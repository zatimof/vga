==> flow/design.v <==
module vga2ws(host_reset,
				gen,
				rgb,
				hs,
				vs,
				rom_addr,
				rom_data,
				rom_oe,
				rom_we,
				ram_addr,
				ram_data,
				ram_we,
				host_data,
				host_busy,
				host_ad,
				host_cs
				);
input		gen, host_reset, host_cs, host_ad;
input		[7:0]		host_data;							 
output 	hs, vs, rom_oe, rom_we, ram_we, host_busy;
output	[5:0]		rgb;									 
output	[16:0]	rom_addr;							 
output	[13:0]	ram_addr;							 
inout		[7:0]		rom_data, ram_data;				 
reg		hs, vs, host_busy;							 
reg		[5:0]		rgb;									 
reg 		[11:0]	hreg;									 
reg		[9:0]		vreg;									 
reg		[7:0]		rom_reg,temp_reg1;				 
reg		[4:0]		cntrl_reg;							 
reg		[7:0]		sym_color;							 
reg		[2:0]		sym_attr;							 
reg		[16:0]	rom_addr_int,rom_addr_ext;		 
reg		[13:0]	ram_addr_int,ram_addr_ext;		 
reg		[4:0]		blink_dev;							 
wire		[7:0]		rom_input, ram_input;			 
wire		clk, gen_inv1, gen_inv2, gen_inv3, gen_inv4  ;
assign 	ram_data[7:0] = ((~host_busy) && (~host_ad) && (~ram_we) && (~cntrl_reg[2])) ? host_data[7:0] : 8'bz;
assign 	rom_data[7:0] = ((~host_busy) && (~host_ad) && (~rom_we) && (cntrl_reg[2])) ? host_data[7:0] : 8'bz;
assign	ram_input[7:0] = host_busy ? ram_data[7:0] : 8'b0;
assign	rom_input[7:0] = host_busy ? rom_data[7:0] : 8'b0;			
assign	ram_we = ((~host_busy) && (~host_ad) && (~cntrl_reg[2])) ? host_cs : 1'b1;
assign	rom_we = ((~host_busy) && (~host_ad) && (cntrl_reg[2])) ? host_cs : 1'b1;
assign	rom_oe = ~rom_we;
assign	ram_addr[13:0] = host_busy ? ram_addr_int[13:0] : ram_addr_ext[13:0];
assign	rom_addr[16:0] = cntrl_reg[2] ? rom_addr_ext[16:0] : rom_addr_int[16:0];
assign	gen_inv1 = ~gen,
			gen_inv2 = ~gen_inv1,
			gen_inv3 = ~gen_inv2,
			gen_inv4 = ~gen_inv3,
			clk = gen ^ gen_inv4;
always @(negedge clk)
begin 
	if(hreg[11:0]==12'd2527)							 
	begin
		hreg[11:0] <= 12'd0;
		if(vreg[9:0]==10'd596)							 
		begin
			vreg[9:0] <= 10'd0;
			blink_dev[4:0] <= blink_dev[4:0] + 5'd1;	 
		end
		else		
			vreg[9:0] <= vreg[9:0] + 10'd1;			 
	end
	else
		hreg[11:0] <= hreg[11:0] + 12'd1;			 
	if((hreg[11:0]==12'd2080) && host_reset)			 
		hs <= 1'd0;
	if(hreg[11:0]==12'd2432)							 
		hs <= 1'd1;
	if((vreg[9:0]==10'd545) && host_reset)				 
		vs <= 1'd0;
	if(vreg[9:0]==10'd548)								 
		vs <= 1'd1;
	if((vreg[9:0]<10'd512) && host_reset)					 
		host_busy <= 1'b1;
	else
		host_busy <= 1'b0;
	if((hreg[11:0]>12'd15) && (hreg[11:0]<12'd2064) && host_busy && host_reset)	 
	begin
		if(rom_reg[~hreg[3:1]]==1'b1)					 
		begin													 
			if(sym_color[3:0] == 4'd6)					 
				rgb[5:0] <= 6'b010100;
			else
			begin
				rgb[2:0] <= sym_color[2:0];			 
				if(sym_color[3])
					rgb[5:3] <= 3'b111;
				else
					rgb[5:3] <= 3'b000;
			end
		end	
		else
		begin													 
			if(sym_color[7:4] == 4'd6)					 
				rgb[5:0] <= 6'b010100;
			else
			begin
				rgb[2:0] <= sym_color[6:4];			 
				if(sym_color[7])
					rgb[5:3] <= 3'b111;
				else
					rgb[5:3] <= 3'b000;
			end
		end
	end	
	else
		rgb[5:0] = 6'd0;									 
	if(hreg[3:0] == 4'd0)								 
		ram_addr_int[13:0] <= {2'b00,vreg[8:4],hreg[10:4]};		 
	if(hreg[3:0]==4'd4)							
	begin
		temp_reg1[7:0] <= ram_input[7:0];			 
		ram_addr_int[13:0] <= {2'b01,vreg[8:4],hreg[10:4]};	 
	end
	if(hreg[3:0]==4'd8)
	begin
		rom_addr_int[16:0] <= {ram_input[7:3],temp_reg1[7:0],vreg[3:0]};	 
		sym_attr[2:0] <= ram_input[2:0];				 
		ram_addr_int[13:0] <= {2'b10,vreg[8:4],hreg[10:4]};	 
	end
	if(hreg[3:0]==4'd15)
	begin
		if(sym_attr[2] && ((vreg[3:0] == (4'd11 + cntrl_reg[4:3]))||(vreg[3:0] == (4'd12 + cntrl_reg[4:3]))))
			rom_reg[7:0] <= 8'd255;						 
		else
			rom_reg[7:0] <= rom_input[7:0];			 
		if(sym_attr[0] && blink_dev[4])				 
			if(sym_attr[1])								 
				sym_color[3:0] <= 4'd0;
			else
				sym_color[3:0] <= ram_input[7:4];
		else
			sym_color[3:0] <= ram_input[3:0];
		if(sym_attr[1] && blink_dev[4])				 
			sym_color[7:4] <= 4'd0;
		else
			sym_color[7:4] <= ram_input[7:4];
	end
end
always @(posedge host_cs)
begin 
	if(host_reset)
		cntrl_reg[2] <= 1'b0;
	if(host_ad)												 
		if(cntrl_reg[2])
		begin
			if(host_data[7:6] == 2'b00)				 
				rom_addr_ext[5:0] <= host_data[5:0];
			if(host_data[7:6] == 2'b01)				 
				rom_addr_ext[11:6] <= host_data[5:0];
			if(host_data[7:6] == 2'b10)				 
				rom_addr_ext[16:12] <= host_data[4:0];					
		end
		else
		begin
			if(host_data[7])								 
				if(host_data[6:5] == 2'b11)
					cntrl_reg[4:0] <= host_data[4:0];
				else
					ram_addr_ext[13:7] <= host_data[6:0];
			else
				ram_addr_ext[6:0] <= host_data[6:0];
		end
	else
	begin
		if(ram_addr_ext[13:0] == 14'd12287)				 
			ram_addr_ext[13:0] <= 14'd0;					 
		else
			ram_addr_ext[13:0] <= ram_addr_ext[13:0] + 14'd1;	 
	end
end
endmodule
# Reports on vga2ws

The steps from the RTL of vga2ws to its reports follow in flow order.
Line numbers count from 1 in the design file above.
Not given: --

Top module: vga2ws
Clock input: host_cs
Cell library: sky130hd
Corner: tt_025C_1v80

# Word level

Source: Yosys, flattened and elaborated, memories not mapped. Widths are those after wreduce. Registers that Yosys merges into a memory's read port (data or address) are not register bits. Print and check cells do not count. Equal cells are merged and count once.

Add/sub/neg operators: 1
Equal/unequal tests: 8
Multiplexer cells: 15
Reductions and logical operators: 6

Operators with widths:

| operator                                                               | number |
| 7-bit two-way mux                                                      | 9 |
| 17-bit two-way mux                                                     | 1 |
| 14-bit by 1-bit adder with 14-bit output (second input constant)       | 1 |
| 14-bit equality test (second input constant)                           | 1 |
| 3-bit AND reduction                                                    | 4 |
| 2-bit != test (second input constant)                                  | 3 |
| 1-bit two-way mux                                                      | 5 |
| 2-bit equality test (second input constant)                            | 2 |
| 2-bit by 1-bit equality test with 1-bit output (second input constant) | 1 |
| 2-bit by 1-bit != test with 1-bit output (second input constant)       | 1 |
| 2-bit zero test                                                        | 1 |
| 2-bit AND reduction                                                    | 1 |

Register bits: 32
Input bits: 12
Output and inout port bits: 59
Elaborated cells: 36

# Logic depth

Yosys ltp: most cells in a row. Word level: on the elaborated netlist, between registers, memories and ports. Mapped: between sequential cells and ports; inverters and the memories' decode and read muxes count.

Depth in word-level cells: 5
ABC_AREA: 0
Mapped depth: 5
Mapped depth without buffers: 5

# Synthesis result

Yosys stat after the flow's synthesis: flattened, memories mapped to cells. It holds for the ABC_AREA given above (unset counts as 0); a run with the other value may have another netlist.

Cell types:

| type                      | number | total area (sq um) |
| sky130_fd_sc_hd__edfxtp_1 | 31     | 930.893 |
| sky130_fd_sc_hd__buf_4    | 28     | 210.202 |
| sky130_fd_sc_hd__xnor2_1  | 7      | 61.309 |
| sky130_fd_sc_hd__nand2_1  | 15     | 56.304 |
| sky130_fd_sc_hd__o21ai_0  | 10     | 50.048 |
| sky130_fd_sc_hd__nand3_1  | 6      | 30.029 |
| sky130_fd_sc_hd__nor2_1   | 7      | 26.275 |
| sky130_fd_sc_hd__xor2_1   | 3      | 26.275 |
| sky130_fd_sc_hd__nand4_4  | 1      | 21.27 |
| sky130_fd_sc_hd__nor4_4   | 1      | 21.27 |
| sky130_fd_sc_hd__dfxtp_1  | 1      | 20.019 |
| sky130_fd_sc_hd__nor3_1   | 4      | 20.019 |
| sky130_fd_sc_hd__inv_1    | 5      | 18.768 |
| sky130_fd_sc_hd__a31o_4   | 1      | 17.517 |
| sky130_fd_sc_hd__ha_1     | 1      | 12.512 |
| sky130_fd_sc_hd__nand2b_1 | 2      | 12.512 |
| sky130_fd_sc_hd__nand4_1  | 2      | 12.512 |
| sky130_fd_sc_hd__a211o_2  | 1      | 10.01 |

Other cell types: 9; their cells: 11.

Standard cells after synthesis: 137
Cell area after synthesis: 1,620.3 sq um
Sequential part of the area: 950.9 sq um
Mapped flip-flops: 32
Buffers: 29

# Timing after synthesis

Path of least setup slack by OpenSTA after synthesis, without wires, with an ideal clock, recovery checks aside; 20% of the period is set as input and as output delay. Where synthesis merged equal registers, the netlist keeps one of their names.

Kind: reg-to-reg
Start point: reg ram_addr_ext[0]
End point: reg ram_addr_ext[10]
Clock period: 2,410 ps
Library setup time: 261 ps
Launch time at the first pin: 0 ps
Data arrival time: 1,405 ps
Required time: 2,149 ps
Path slack: 744 ps
Delay of the path: 1,666 ps
Driving pins on the path: 6
Path buffers: 0
Period reached after synthesis: 1,666 ps

"delay of the path" is the arrival time less input delay plus setup time.
"driving pins on the path" counts driving pins, that of a launching flip-flop among them; a cell with two outputs on the path counts twice.
"period reached after synthesis" = period - worst setup slack (recovery checks aside). The figure is calculated, with input and output delays left at 20% of the set period.
Between the ends stands the longest chain of elaborated cells between them, by number of cells; it is not shown to be the way that was timed. Of several equally long chains one is given.
Each line given opens the expression or statement behind the cell; cells for indexed reads and writes are added by Yosys, which also makes memories of some case tables.
A register here has more assigning lines than the two given.

Path through: sky130_fd_sc_hd__edfxtp_1 sky130_fd_sc_hd__ha_1 sky130_fd_sc_hd__nand2_1 sky130_fd_sc_hd__nor4_4 sky130_fd_sc_hd__a31o_4 sky130_fd_sc_hd__o21ai_0
Cells in the longest elaborated chain: 3
Elaborated cells between the ends (all ways): 4
RTL lines with such cells: 3
Classes of those cells: add/sub: 1; eq/ne: 1; mux: 2

RTL lines, path post-synthesis:

| what                                     | RTL line | text |
| start, declared                          | 34       | `reg [13:0] ram_addr_int,ram_addr_ext;` |
| start, assigned                          | 164      | `ram_addr_ext[6:0] <= host_data[6:0];` |
| start, assigned                          | 171      | `ram_addr_ext[13:0] <= ram_addr_ext[13:0] + 14'd1;` |
| 14-bit by 1-bit adder with 14-bit output | 171      |  |
| 7-bit two-way mux                        | 168      | `if(ram_addr_ext[13:0] == 14'd12287)` |
| 7-bit two-way mux                        | 146      | `if(host_ad)` |
| end, assigned                            | 162      | `ram_addr_ext[13:7] <= host_data[6:0];` |
| end, assigned                            | 171      |  |
| end, declared                            | 34       |  |

# Timing after layout

Path of least setup slack in the final report of run 1 (OpenROAD, finished layout, wires in). Where an end is a register, its clock arrival counts in the times.
The path's times are printed in steps of 10 ps; the period is the one set.

Kind: reg-to-output
Start point: reg ram_addr_ext[3]
End point: out ram_addr[3]
Clock period: 1,940 ps
Output delay: 390 ps
Launch time at the first pin: 280 ps
Data arrival time: 1,400 ps
Required time: 1,550 ps
Path slack: 150 ps
Driving pins on the path: 3
Path buffers: 2

A register here has more assigning lines than the two given.

Path through: sky130_fd_sc_hd__edfxtp_1 sky130_fd_sc_hd__buf_4 sky130_fd_sc_hd__clkdlybuf4s50_1
Cells in the longest elaborated chain: 0
Elaborated cells between the ends (all ways): 0
RTL lines with such cells: 0

RTL lines, path after layout:

| what            | RTL line | text |
| start, declared | 34       | `reg [13:0] ram_addr_int,ram_addr_ext;` |
| start, assigned | 164      | `ram_addr_ext[6:0] <= host_data[6:0];` |
| start, assigned | 171      | `ram_addr_ext[13:0] <= ram_addr_ext[13:0] + 14'd1;` |
| end, declared   | 23       | `output [13:0] ram_addr;` |

Appendix: measured runs

Record of 2 stored runs of the RTL-to-layout flow on vga2ws, platform sky130hd. The runs are unordered. Constraints: input delay and output delay 20% of the set period each, output load 0.01 pF.
"period achieved": clock period set for the run, less the worst setup slack. It is reckoned from that one timing run; input and output delays stay at 20% of the period that was set.
By "time used up by the worst setup path" is meant the share of the clock period that the worst setup path is allowed (20% is reserved at inputs, 20% at outputs), minus its slack. Clock arrival times at its registers enter into it.
"power consumption" rests on the timing tool's default activity at the inputs, not on a simulated workload.
"time used up by the worst setup path" is given in steps of 10 ps.

## Run 1

==> flow/run.sh <==
#!/bin/bash
# the make line also repeats the synthesis and layout settings of config.mk as NAME=value (left out here)
make -C /OpenROAD-flow-scripts/flow DESIGN_CONFIG=/design/flow/config.mk WORK_HOME=/design/flow/orfs CLKGATE_MAP_FILE= finish
==> flow/config.mk <==
export PLATFORM = sky130hd
export DESIGN_NAME = vga2ws
export DESIGN_NICKNAME = vga2ws
export VERILOG_FILES = /design/flow/design.v
export SDC_FILE = /design/flow/constraint.sdc
export NUM_CORES = 4
export LEC_CHECK = 0
export CAP_MARGIN = 20
export CORE_MARGIN = 2
export CORE_UTILIZATION = 40
export SLEW_MARGIN = 20
==> flow/constraint.sdc <==
create_clock -name core_clock -period 1.94 [get_ports {host_cs}]
set_input_delay 0.3880 -clock core_clock [delete_from_list [all_inputs] [get_ports {host_cs}]]
set_output_delay 0.3880 -clock core_clock [all_outputs]
set_load 0.01 [all_outputs]

| result of run 1 | value |
|---|---|
| setup slack of the worst path | 152 ps |
| overall die area | 4,575.9 sq um |
| time used up by the worst setup path | 1,400 ps |
| class of the worst setup path | reg-to-output |
| post-synthesis cell area | 1,620.3 sq um |
| standard-cell area after layout | 2,143.3 sq um |
| power consumption | 1,739 uW |
| final utilization | 54.4% |
| worst-case hold slack | 562 ps |
| period achieved | 1,788 ps |
| final setup TNS | 0 ps |

## Run 2

==> flow/run.sh <==
#!/bin/bash
# the make line also repeats the synthesis and layout settings of config.mk as NAME=value (left out here)
make -C /OpenROAD-flow-scripts/flow DESIGN_CONFIG=/design/flow/config.mk WORK_HOME=/design/flow/orfs CLKGATE_MAP_FILE= finish
==> flow/config.mk <==
export PLATFORM = sky130hd
export DESIGN_NAME = vga2ws
export DESIGN_NICKNAME = vga2ws
export VERILOG_FILES = /design/flow/design.v
export SDC_FILE = /design/flow/constraint.sdc
export NUM_CORES = 4
export LEC_CHECK = 0
export CAP_MARGIN = 20
export CORE_ASPECT_RATIO = 1.87
export CORE_MARGIN = 2
export CORE_UTILIZATION = 48
export CTS_CLUSTER_DIAMETER = 362
export CTS_CLUSTER_SIZE = 79
export GPL_TIMING_DRIVEN = 0
export PLACE_DENSITY = 0.78
export SETUP_SLACK_MARGIN = 0.26
export SLEW_MARGIN = 20
==> flow/constraint.sdc <==
create_clock -name core_clock -period 2.17 [get_ports {host_cs}]
set_input_delay 0.4340 -clock core_clock [delete_from_list [all_inputs] [get_ports {host_cs}]]
set_output_delay 0.4340 -clock core_clock [all_outputs]
set_load 0.01 [all_outputs]

| result of run 2 | value |
|---|---|
| setup slack of the worst path | 315 ps |
| overall die area | 3,879.2 sq um |
| time used up by the worst setup path | 1,420 ps |
| class of the worst setup path | reg-to-output |
| post-synthesis cell area | 1,620.3 sq um |
| standard-cell area after layout | 2,334.7 sq um |
| power consumption | 1,593 uW |
| final utilization | 73.2% |
| worst-case hold slack | 584 ps |
| period achieved | 1,855 ps |
| final setup TNS | 0 ps |
